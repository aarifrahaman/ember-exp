==> flow/design.v <==
module VLIB_adder #(parameter BITWIDTH = 16)
    (
        IN_A,
        IN_B,
        RES 
    );
    input signed [BITWIDTH-1:0] IN_A, IN_B;
    output signed [BITWIDTH:0] RES;
    assign RES = $signed(IN_A) + $signed(IN_B);
endmodule
`timescale 1ns/1ps
module VLIB_adder_tree #(parameter ATOMIC_C = 8, parameter BITWIDTH = 8)
    (
        NRST,
        CLK,
        VALID_IN,
        IN,
        VALID_OUT,
        RES
    );
    localparam INPUT_WIDTH = ATOMIC_C*BITWIDTH;
    localparam NUM_LEVELS = $clog2(ATOMIC_C);
    localparam OUTPUT_WIDTH = BITWIDTH + NUM_LEVELS;
    localparam LINE_STRIDE = ATOMIC_C*OUTPUT_WIDTH;
    input                            NRST, CLK;
    input                            VALID_IN;
    input  signed [INPUT_WIDTH-1:0]  IN  ;
    output signed                    VALID_OUT;
    output signed [OUTPUT_WIDTH-1:0] RES  ;
    logic [NUM_LEVELS*LINE_STRIDE-1:0] bus  ;
    logic [LINE_STRIDE-1:0]            bus_pipeline_w  ;
    logic [LINE_STRIDE-1:0]            bus_pipeline  ;
    logic                              VALID_IN_d1, VALID_OUT_reg;
    assign VALID_OUT_reg = VALID_IN;
    for (genvar stage = 0; stage < NUM_LEVELS; stage++) begin : gen_1
        localparam NUM_ADDERS = ATOMIC_C/(2**(stage+1));
        localparam LVL_OUTWIDTH = BITWIDTH + stage;
        if ( stage == 0 ) begin : if_1  
            for ( genvar adder = 0; adder < NUM_ADDERS; adder++ ) begin : gen_2
                VLIB_adder #( .BITWIDTH(LVL_OUTWIDTH) ) 
                    ADDER_TREE_add 
                        (
                            IN[(2*adder+1)*LVL_OUTWIDTH-1 : 2*adder*LVL_OUTWIDTH], 
                            IN[(2*adder+2)*LVL_OUTWIDTH-1 : (2*adder+1)*LVL_OUTWIDTH], 
                            bus[(adder+1)*(LVL_OUTWIDTH+1)-1 : adder*(LVL_OUTWIDTH+1)]
                        );
            end
        end else begin : else_1
            for ( genvar adder = 0; adder < NUM_ADDERS; adder++ ) begin : gen_3
                VLIB_adder #( .BITWIDTH(LVL_OUTWIDTH) )
                    ADDER_TREE_add
                        (
                            bus[(stage-1)*LINE_STRIDE + (2*adder+1)*(LVL_OUTWIDTH)-1 : (stage-1)*LINE_STRIDE + 2*adder*(LVL_OUTWIDTH)],
                            bus[(stage-1)*LINE_STRIDE + (2*adder+2)*(LVL_OUTWIDTH)-1 : (stage-1)*LINE_STRIDE + (2*adder+1)*(LVL_OUTWIDTH)],
                            bus[stage*LINE_STRIDE + (adder+1)*(LVL_OUTWIDTH+1)-1 : stage*LINE_STRIDE + (adder)*(LVL_OUTWIDTH+1)]
                        );
            end
        end
    end
    assign VALID_OUT = VALID_OUT_reg;
    assign RES = $signed( bus[(NUM_LEVELS-1)*LINE_STRIDE + OUTPUT_WIDTH-1 : (NUM_LEVELS-1)*LINE_STRIDE] );
endmodule
module VLIB_multiplier #(parameter BITWIDTH_A = 8, parameter BITWIDTH_B = BITWIDTH_A)
    (
        IN_A,
        IN_B,
        RES 
    );
    localparam OUTPUT_WIDTH = BITWIDTH_A + BITWIDTH_B;
    input  signed   [BITWIDTH_A-1:0] IN_A;
    input  signed   [BITWIDTH_B-1:0] IN_B;
    output signed [OUTPUT_WIDTH-1:0] RES;
    assign RES = $signed(IN_A) * $signed(IN_B);
endmodule
`timescale 1ns/1ps
module mac 
    #(
        parameter ATOMIC_C = 4,
        parameter BITWIDTH = 8,
        parameter BITWIDTH_B_MUL = BITWIDTH
    ) (
        NRST,
        CLK,
        VALID_IN,
        IN_A, 
        IN_B,
        RES,
        VALID_OUT
    );
    localparam MUL_OUT_WIDTH = BITWIDTH + BITWIDTH_B_MUL;
    localparam OUTPUT_WIDTH = MUL_OUT_WIDTH + $clog2(ATOMIC_C);
    input                                     NRST, CLK;
    input                                     VALID_IN;
    input        [ATOMIC_C-1:0][BITWIDTH-1:0] IN_A;
    input  [ATOMIC_C-1:0][BITWIDTH_B_MUL-1:0] IN_B;
    output                 [OUTPUT_WIDTH-1:0] RES;
    output                                    VALID_OUT;
    logic                                   VALID_IN_d1     ;
    logic                                   VALID_OUT_wire  ;
    logic                                   VALID_OUT_reg   ;
    logic [ATOMIC_C-1:0][MUL_OUT_WIDTH-1:0] mul2add_reg     ;
    logic [ATOMIC_C-1:0][MUL_OUT_WIDTH-1:0] mul2add_wire    ;
    logic                [OUTPUT_WIDTH-1:0] tree_out_reg    ;
    logic                [OUTPUT_WIDTH-1:0] tree_out_wire   ;
    for (genvar i = 0; i < ATOMIC_C; i++) begin: gen_mult
        VLIB_multiplier #( .BITWIDTH_A(BITWIDTH), .BITWIDTH_B(BITWIDTH_B_MUL) )
            MAC_multiplier_array
                (
                    .IN_A(IN_A[i]),
                    .IN_B(IN_B[i]),
                    .RES(mul2add_wire[i])
                );
    end
    VLIB_adder_tree #( .ATOMIC_C(ATOMIC_C), .BITWIDTH(MUL_OUT_WIDTH) )
        MAC_adder_tree
            (
                .NRST(NRST),
                .CLK(CLK),
                .VALID_IN(VALID_IN_d1),
                .IN(mul2add_reg),
                .VALID_OUT(VALID_OUT_wire),
                .RES(tree_out_wire)
            ); 
    always_ff @( posedge CLK ) begin
        if ( !NRST ) begin
            VALID_IN_d1 <= 0;
            VALID_OUT_reg <= 0;
            mul2add_reg <= 0;
            tree_out_reg <= 0;
        end else begin
            VALID_IN_d1 <= VALID_IN;
            VALID_OUT_reg <= VALID_OUT_wire;
            mul2add_reg <= mul2add_wire;
            tree_out_reg <= tree_out_wire;
        end
    end
    assign RES = tree_out_reg;
    assign VALID_OUT = VALID_OUT_reg;
endmodule
## From RTL to reports: mac

What the tools print for mac, step after step.
Line numbers count from 1 in the design file above.
Operators carry their Yosys type and port widths (W data, S select, Z words).
Library cell names are shortened.
The mark - stands for no value.

| design | value |
|---|---|
| design top | mac |
| clock | CLK |
| cell library | sky130hd |
| timing corner | tt_025C_1v80 |

## Word level

Yosys after proc, flatten, opt, wreduce and memory -nomap, before mapping. Enables and synchronous resets that opt folds into registers are not counted as muxes. Memory bits, and registers merged into a memory's read port (data or address), are not among the register bits. Print and check cells are not counted. Equal cells are merged and count once.

| storage and ports | value |
|---|---|
| word width x clocked read ports | 0 |
| ROM bits | 0 |
| memories | 0 |
| input bits | 67 |
| register bits after elaboration | 84 |
| latch bits | 0 |
| RAM bits | 0 |

| cells by class | value |
|---|---|
| divide/modulo/power cells | 0 |
| multiply operators | 4 |
| equality and inequality tests | 0 |
| reductions and logical operators | 0 |
| order comparisons | 0 |
| mux-type cells | 0 |
| bitwise logic cells | 0 |
| $add $sub $neg | 3 |
| shifts and indexed selects | 0 |

Operators by type and width:

| operator | number |
|---|---|
| $mul A8 B8 Y16 | 4 |
| $add A16 B16 Y17 | 2 |
| $add A17 B17 Y18 | 1 |

## Logic depth

Yosys ltp: most cells in a row. Word level: on the elaborated netlist, between registers, memories and ports. Mapped: between sequential cells and ports; inverters and the memories' decode and read muxes count.

| depth | value |
|---|---|
| depth in word-level cells | 2 |
| ABC_AREA | 0 |
| mapped depth | 17 |

## After synthesis

Yosys stat after the flow's synthesis: flattened, memories mapped to cells. It holds for the ABC_AREA given above (unset counts as 0); a run with the other value may have another netlist.

| synthesis totals | value |
|---|---|
| mapped flip-flops | 84 |
| mapped area | 13,412.9 um2 |
| cell count | 1,418 |

Cell types:

| cell | number |
|---|---|
| fa_1 | 253 |
| dfxtp_1 | 84 |
| ha_1 | 133 |
| and2_1 | 192 |
| inv_1 | 321 |
| xnor2_1 | 42 |
| nand2_1 | 64 |
| nor2_1 | 61 |
| nor2b_1 | 34 |
| xor2_1 | 24 |
| a21oi_1 | 31 |
| o21ai_0 | 24 |
| nor3_1 | 23 |
| nand2b_1 | 17 |
| a21o_1 | 14 |
| o21a_1 | 12 |
| and3_1 | 8 |
| mux2_2 | 4 |

Not listed: further types 29, cells in them 77.
By module: a second synthesis without flattening, with its own total; a netlist apart from the flattened one above.

| unflattened totals | value |
|---|---|
| cell total of the unflattened synthesis | 1,646 |
| area total of the unflattened synthesis | 14,860.5 um2 |

Rows give one instance, submodules left out.

By module:

| module | area (um2) | cells | instances | seq. area (um2) |
|---|---|---|---|---|
| VLIB_multiplier | 2,532.4 | 289 | 4 | 0.0 |
| mac | 2,296.0 | 177 | 1 | 1,681.6 |
| VLIB_adder (BITWIDTH=16) | 778.2 | 95 | 2 | 0.0 |
| VLIB_adder (BITWIDTH=17) | 870.8 | 122 | 1 | 0.0 |
| VLIB_adder_tree | 7.5 | 1 | 1 | 0.0 |

## Timing after synthesis

OpenSTA on the mapped netlist: ideal clock, no wires. The path of least setup slack (recovery checks aside). Input and output delay are each 20% of the period. Register names are those of the netlist, which keeps one name where synthesis merged equal registers.

| path post-synthesis | value |
|---|---|
| path type | input-to-reg |
| from | input IN_A |
| to | register mul2add_reg |
| delay of the path | 3.871 ns |
| time at the first pin | 1.298 ns |
| data arrival time | 5.098 ns |
| buffers on the path | 0 |
| stages | 16 |
| input delay | 1.298 ns |
| period | 6.49 ns |
| setup time | 0.071 ns |
| setup slack | 1.321 ns |
| required time | 6.419 ns |
| period reached after synthesis | 5.169 ns |

"delay of the path" is the arrival time less input delay plus setup time.
"stages" counts driving pins, that of a launching flip-flop among them; a cell with two outputs on the path counts twice.
"period reached after synthesis" = period - worst setup slack (recovery checks aside). The figure is calculated, with input and output delays left at 20% of the set period.
An end named without its bit number is one bit of that signal or, where synthesis recoded a state register, one of its new flip-flops.
The rows between start and end are the longest chain of elaborated cells between them; the timing report does not say that the signal goes this way. Where chains are equally long, one stands for them.
A line is the first line of the expression or statement that the cell stems from. Yosys adds cells for indexed reads and writes and turns some case tables into memories.

| between the ends, post-synthesis | value |
|---|---|
| cells stage by stage | and2_1 fa_1 inv_1 fa_1 inv_1 fa_1 inv_1 fa_1 inv_1 ha_1 and2_1 a221o_1 o21ai_1 a21oi_1 or3_1 a21oi_1 |
| length of the longest elaborated chain | 1 |
| elaborated cells between the ends (all ways) | 1 |
| RTL lines with such cells | 1 |

RTL lines, path post-synthesis:

| item | line | source |
|---|---|---|
| start: declaration | 94 | `input        [ATOMIC_C-1:0][BITWIDTH-1:0] IN_A;` |
| $mul A8 B8 Y16 | 73 | `assign RES = $signed(IN_A) * $signed(IN_B);` |
| end: assignment | 128 | `mul2add_reg <= 0;` |
| end: assignment | 133 | `mul2add_reg <= mul2add_wire;` |
| end: declaration | 101 | `logic [ATOMIC_C-1:0][MUL_OUT_WIDTH-1:0] mul2add_reg     ;` |

## Path in the finished layout

From the final timing report of record 2: the path of least setup slack in the routed layout; clock arrival at registers is part of the times.

| path post-layout | value |
|---|---|
| path type | input-to-reg |
| from | input IN_B |
| to | register mul2add_reg |
| period | 10.2 ns |
| input delay | 2.04 ns |
| setup slack | 3.34 ns |
| buffers on the path | 1 |
| data arrival time | 7.07 ns |
| setup time | 0.14 ns |
| required time | 10.41 ns |
| stages | 17 |
| time at the first pin | 2.04 ns |

An end named without its bit number is one bit of that signal or, where synthesis recoded a state register, one of its new flip-flops.
The rows between start and end are the longest chain of elaborated cells between them; the timing report does not say that the signal goes this way. Where chains are equally long, one stands for them.

| between the ends, post-layout | value |
|---|---|
| cells stage by stage | clkdlybuf4s50_1 and2_1 fa_1 inv_1 fa_1 inv_1 fa_1 inv_1 fa_1 inv_1 ha_1 a21o_1 a21oi_1 a21boi_0 o311ai_0 nand3_1 nor3b_1 |
| length of the longest elaborated chain | 1 |
| elaborated cells between the ends (all ways) | 1 |
| RTL lines with such cells | 1 |

RTL lines, path post-layout:

| item | line | source |
|---|---|---|
| start: declaration | 95 | `input  [ATOMIC_C-1:0][BITWIDTH_B_MUL-1:0] IN_B;` |
| $mul A8 B8 Y16 | 73 | `assign RES = $signed(IN_A) * $signed(IN_B);` |
| end: assignment | 128 | `mul2add_reg <= 0;` |
| end: assignment | 133 | `mul2add_reg <= mul2add_wire;` |
| end: declaration | 101 | `logic [ATOMIC_C-1:0][MUL_OUT_WIDTH-1:0] mul2add_reg     ;` |

--- measured runs ---
Module mac, platform sky130hd: 2 stored runs of the flow (Yosys, OpenROAD) with differing settings, in no particular order. Input and output delays are each 20% of the period that was set; the output load is 0.01 pF.
"clock period achieved" means the clock period less the worst setup slack. The figure is calculated, with input and output delays left at 20% of the set period.
"time used up by the worst setup path" = time allowed to the worst setup path (clock period - input delay - output delay, where it has them) - its slack; a late launch clock adds to it, a late capture clock takes from it.
By "power" is meant OpenSTA's value without simulated activity: inputs other than the clock are taken to toggle once in ten clock periods, and the tool carries that through the logic.

#### Record 1

| setting | value |
|---|---|
| period_ns | `10.6` |
| CORE_UTILIZATION | `57` |
| SETUP_SLACK_MARGIN | `3.11` |
| PLACE_DENSITY_LB_ADDON | `0.12` |
| CELL_PAD_IN_SITES_GLOBAL_PLACEMENT | `3` |
| ABC_AREA | `0` |
| CTS_CLUSTER_SIZE | `40` |
| CAP_MARGIN | `20` |
| CORE_MARGIN | `2` |
| SLEW_MARGIN | `20` |

No results, placement failed with FLW-0024.

#### Record 2

| setting | value |
|---|---|
| period_ns | `10.2` |
| CORE_UTILIZATION | `22` |
| SETUP_SLACK_MARGIN | `-0.65` |
| PLACE_DENSITY | `0.58` |
| CELL_PAD_IN_SITES_DETAIL_PLACEMENT | `2` |
| TNS_END_PERCENT | `75` |
| CTS_CLUSTER_DIAMETER | `162` |
| MAX_ROUTING_LAYER | `met5` |
| CAP_MARGIN | `20` |
| CORE_MARGIN | `2` |
| SLEW_MARGIN | `20` |

| result | value |
|---|---|
| time used up by the worst setup path | 4.82 ns |
| worst setup path type | input-to-reg |
| clock period achieved | 6.862 ns |
| standard-cell area of the final layout | 15,472.3 um2 |
| power | 4,468 µW |
| worst hold slack | 0.460 ns |
| post-layout utilization | 25.6 % |
| total negative slack on setup checks | 0.000 ns |
| worst slack on setup checks | 3.338 ns |
| die footprint | 62,958.3 um2 |
| synthesis area | 13,412.9 um2 |
--- end ---
